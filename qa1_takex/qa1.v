==> flow/design.v <==
module qa1
  (
   input wire 	    clock,
   input wire [7:0] toggle_switch,
   input wire [3:0] push_button,
   output reg [6:0] red_led,
   output reg [3:0] green_led
   );
   wire [3:0] 	    a,b;
   reg [3:0] 	    mul;
   assign a = toggle_switch[3:0];  
   assign b = push_button;  
   always @(posedge clock )   begin
      mul <= a * b;
      case (mul)
            4'h0 : red_led = 7'b0111111;
            4'h1 : red_led = 7'b0000110;
            4'h2 : red_led = 7'b1011011;
            4'h3 : red_led = 7'b1001111;
            4'h4 : red_led = 7'b1100110;
            4'h5 : red_led = 7'b1101101;
            4'h6 : red_led = 7'b1111101;
            4'h7 : red_led = 7'b0000111;
            4'h8 : red_led = 7'b1111111;
            4'h9 : red_led = 7'b1101111;
            4'ha : red_led = 7'b1110111;
            4'hb : red_led = 7'b1111100;
            4'hc : red_led = 7'b1011000;
            4'hd : red_led = 7'b1011110;
            4'he : red_led = 7'b1111001;
            4'hf : red_led = 7'b1110001;
      endcase
   end
endmodule
# Tool chain data of qa1
# The steps from the RTL of qa1 to its reports follow in flow order.
# Line numbers count from 1 in the design file above.
# Operators: Yosys type, input widths -> output width; for muxes data width and select width s.
# Cell names lack the library's common part.
inputs:
  top_module: "qa1"
  clock_port: "clock"
  library: "sky130hd"
  lib_corner: "tt_025C_1v80"

# After elaboration
# Source: Yosys, flattened and elaborated, memories not mapped. Widths are those after wreduce; folded enables and synchronous resets count as part of the registers. Registers that Yosys merges into a memory's read port (data or address) are not register bits. Print and check cells do not count. Equal cells are merged and count once.
# Memory sizes are those after Yosys's memory passes, which may raise the word count (mostly to a power of two), join words into wider ones and drop unused or constant bits.
classes:
  mul: 1
op_table:
  columns: ["operator", "n"]
  rows:
  - ["$mul 4x4->4", 1]
bits:
  reg_bits: 4
  n_memories: 1
  rom_bits: 112
  clocked_rd_ports_x_width: 7
memory_table:
  columns: ["name", "size", "width", "read_ports", "wr", "line", "source"]
  rows:
  - ["(no name shown)", 16, 7, 1, 0, 15, "case (mul)"]

# Longest topological paths
# Longest topological path by Yosys (ltp), each cell counted once; first at word level (registers and memories cut), then after technology mapping (sequential cells cut; the memories' decode and read muxes count).
depth:
  ltp_word: 1
  ABC_AREA: 0
  mapped_depth: 7
  mapped_depth_nobuf: 7

# Synthesis result
# Yosys stat after the flow's synthesis: flattened, memories mapped to cells. It holds for the ABC_AREA given above (unset counts as 0); a run with the other value may have another netlist.
# Totals and module areas in this step are rounded.
synth_totals:
  buffers: 6
  ffs: 11
  cells: 70
  mapped_area_um2: 675.6
by_type:
  columns: ["cell_type", "n"]
  rows:
  - ["dfxtp_1", 11]
  - ["ha_1", 11]
  - ["and2_1", 6]
  - ["buf_4", 4]
  - ["a21oi_1", 5]
  - ["mux4_2", 1]
  - ["xnor3_1", 1]
  - ["xnor2_1", 2]
  - ["xnor2_2", 1]
  - ["a22oi_1", 2]
  - ["inv_1", 4]
  - ["nand2_1", 4]
  - ["nor2_1", 4]
  - ["nor2b_1", 2]
  - ["buf_2", 2]
  - ["mux2i_1", 1]
  - ["xor2_1", 1]
  - ["a211oi_1", 1]
# Other cell types: 7; their cells: 7.

# Worst setup path after synthesis
# Source: OpenSTA report_checks on the synthesized netlist (no wires, ideal clock, input and output delay 20% of the period each), path of least setup slack; recovery checks are left aside. Register names are those of the netlist, which keeps one name where synthesis merged equal registers.
synth_path:
  path_kind: "input -> register"
  startpoint: "in push_button[2]"
  endpoint: "reg mul[3]"
  setup_time_ps: 129
  driving_pins: 7
  path_delay_ps: 1540
  t_first_pin_ps: 430
  arrival_time_ps: 1841
  period_ps: 2150
  required_ps: 2021
  setup_slack_ps: 179
  period_less_setup_slack_ps: 1971
# "path_delay_ps" = arrival - input delay + setup time.
# "driving_pins" counts driving pins, that of a launching flip-flop among them; a cell with two outputs on the path counts twice.
# "period_less_setup_slack_ps" is the clock period less the worst setup slack; recovery checks do not enter. This is arithmetic on one report: input and output delays are still those of the set period (20% each).
# The rows between start and end are the longest chain of elaborated cells between them; the timing report does not say that the signal goes this way. Where chains are equally long, one stands for them.
# Each line given opens the expression or statement behind the cell; cells for indexed reads and writes are added by Yosys, which also makes memories of some case tables.
synth_between:
  cell_sequence: "and2_1 -> ha_1 -> ha_1 -> ha_1 -> xnor2_1 -> xnor2_1 -> xnor3_1"
  elab_chain_cells: 1
synth_rtl:
  columns: ["element", "line", "source"]
  rows:
  - ["from (decl)", 5, "input wire [3:0] push_button,"]
  - ["$mul 4x4->4", 14, "mul <= a * b;"]
  - ["to (assign)", 14, null]
  - ["to (decl)", 10, "reg [3:0] mul;"]

# Path in the finished layout
# From the final timing report of job 1: the path of least setup slack in the routed layout; clock arrival at registers is part of the times.
# The report prints the path's times to 10 ps; the period is as set.
layout_path:
  path_kind: "input -> register"
  startpoint: "in toggle_switch[0]"
  endpoint: "reg mul[3]"
  arrival_time_ps: 1590
  t_first_pin_ps: 240
  setup_slack_ps: -250
  required_ps: 1340
  driving_pins: 8
  setup_time_ps: 110
  period_ps: 1190
# The rows between start and end are the longest chain of elaborated cells between them; the timing report does not say that the signal goes this way. Where chains are equally long, one stands for them.
layout_between:
  cell_sequence: "buf_6 -> and2_4 -> ha_4 -> ha_4 -> ha_4 -> xnor2_2 -> xnor2_1 -> xnor3_1"
  elab_chain_cells: 1
layout_rtl:
  columns: ["element", "line", "source"]
  rows:
  - ["from (decl)", 4, "input wire [7:0] toggle_switch,"]
  - ["$mul 4x4->4", 14, "mul <= a * b;"]
  - ["to (assign)", 14, null]
  - ["to (decl)", 10, "reg [3:0] mul;"]

Measured data: module qa1, platform sky130hd, 2 stored runs of the flow under differing settings, order arbitrary. Input and output delays are each 20% of the period that was set; the output load is 0.01 pF.
By "final_power_w" is meant OpenSTA's value without simulated activity: inputs other than the clock are taken to toggle once in ten clock periods, and the tool carries that through the logic.
Measured values are rounded.

--- job 1 ---
==> flow/run.sh <==
#!/bin/bash
# the make line also repeats the synthesis and layout settings of config.mk as NAME=value (left out here)
make -C /OpenROAD-flow-scripts/flow DESIGN_CONFIG=/design/flow/config.mk WORK_HOME=/design/flow/orfs CLKGATE_MAP_FILE= finish
==> flow/config.mk <==
export PLATFORM = sky130hd
export DESIGN_NAME = qa1
export DESIGN_NICKNAME = qa1
export VERILOG_FILES = /design/flow/design.v
export SDC_FILE = /design/flow/constraint.sdc
export NUM_CORES = 4
export LEC_CHECK = 0
export CAP_MARGIN = 20
export CELL_PAD_IN_SITES_GLOBAL_PLACEMENT = 3
export CORE_ASPECT_RATIO = 1.26
export CORE_MARGIN = 3
export CORE_UTILIZATION = 35
export CTS_CLUSTER_DIAMETER = 181
export GPL_ROUTABILITY_DRIVEN = 0
export HOLD_SLACK_MARGIN = 0.24
export MAX_ROUTING_LAYER = met4
export MIN_ROUTING_LAYER = met2
export PLACE_DENSITY_LB_ADDON = 0.22
export SLEW_MARGIN = 20
==> flow/constraint.sdc <==
create_clock -name core_clock -period 1.19 [get_ports {clock}]
set_input_delay 0.2380 -clock core_clock [delete_from_list [all_inputs] [get_ports {clock}]]
set_output_delay 0.2380 -clock core_clock [all_outputs]
set_load 0.01 [all_outputs]

==> results, as YAML <==
results:
  synthesis_area_um2: 675.6
  die_footprint_um2: 2497
  cell_area_final_um2: 1047
  finish.utilization_pct: 58.6
  fin_ws_ps: -248
  tns_ps: -317
  final_power_w: 0.001277

--- job 2 ---
==> flow/run.sh <==
#!/bin/bash
# the make line also repeats the synthesis and layout settings of config.mk as NAME=value (left out here)
make -C /OpenROAD-flow-scripts/flow DESIGN_CONFIG=/design/flow/config.mk WORK_HOME=/design/flow/orfs CLKGATE_MAP_FILE= finish
==> flow/config.mk <==
export PLATFORM = sky130hd
export DESIGN_NAME = qa1
export DESIGN_NICKNAME = qa1
export VERILOG_FILES = /design/flow/design.v
export SDC_FILE = /design/flow/constraint.sdc
export NUM_CORES = 4
export LEC_CHECK = 0
export CAP_MARGIN = 10
export CORE_MARGIN = 2
export CORE_UTILIZATION = 22
export MIN_ROUTING_LAYER = met1
export PLACE_DENSITY_LB_ADDON = 0.09
export SETUP_SLACK_MARGIN = 0.17
export SLEW_MARGIN = 20
==> flow/constraint.sdc <==
create_clock -name core_clock -period 2.55 [get_ports {clock}]
set_input_delay 0.5100 -clock core_clock [delete_from_list [all_inputs] [get_ports {clock}]]
set_output_delay 0.5100 -clock core_clock [all_outputs]
set_load 0.01 [all_outputs]

==> results, as YAML <==
results:
  synthesis_area_um2: 675.6
  die_footprint_um2: 3530
  cell_area_final_um2: 894.6
  finish.utilization_pct: 30.0
  fin_ws_ps: 283
  tns_ps: 0
  final_power_w: 0.0005655
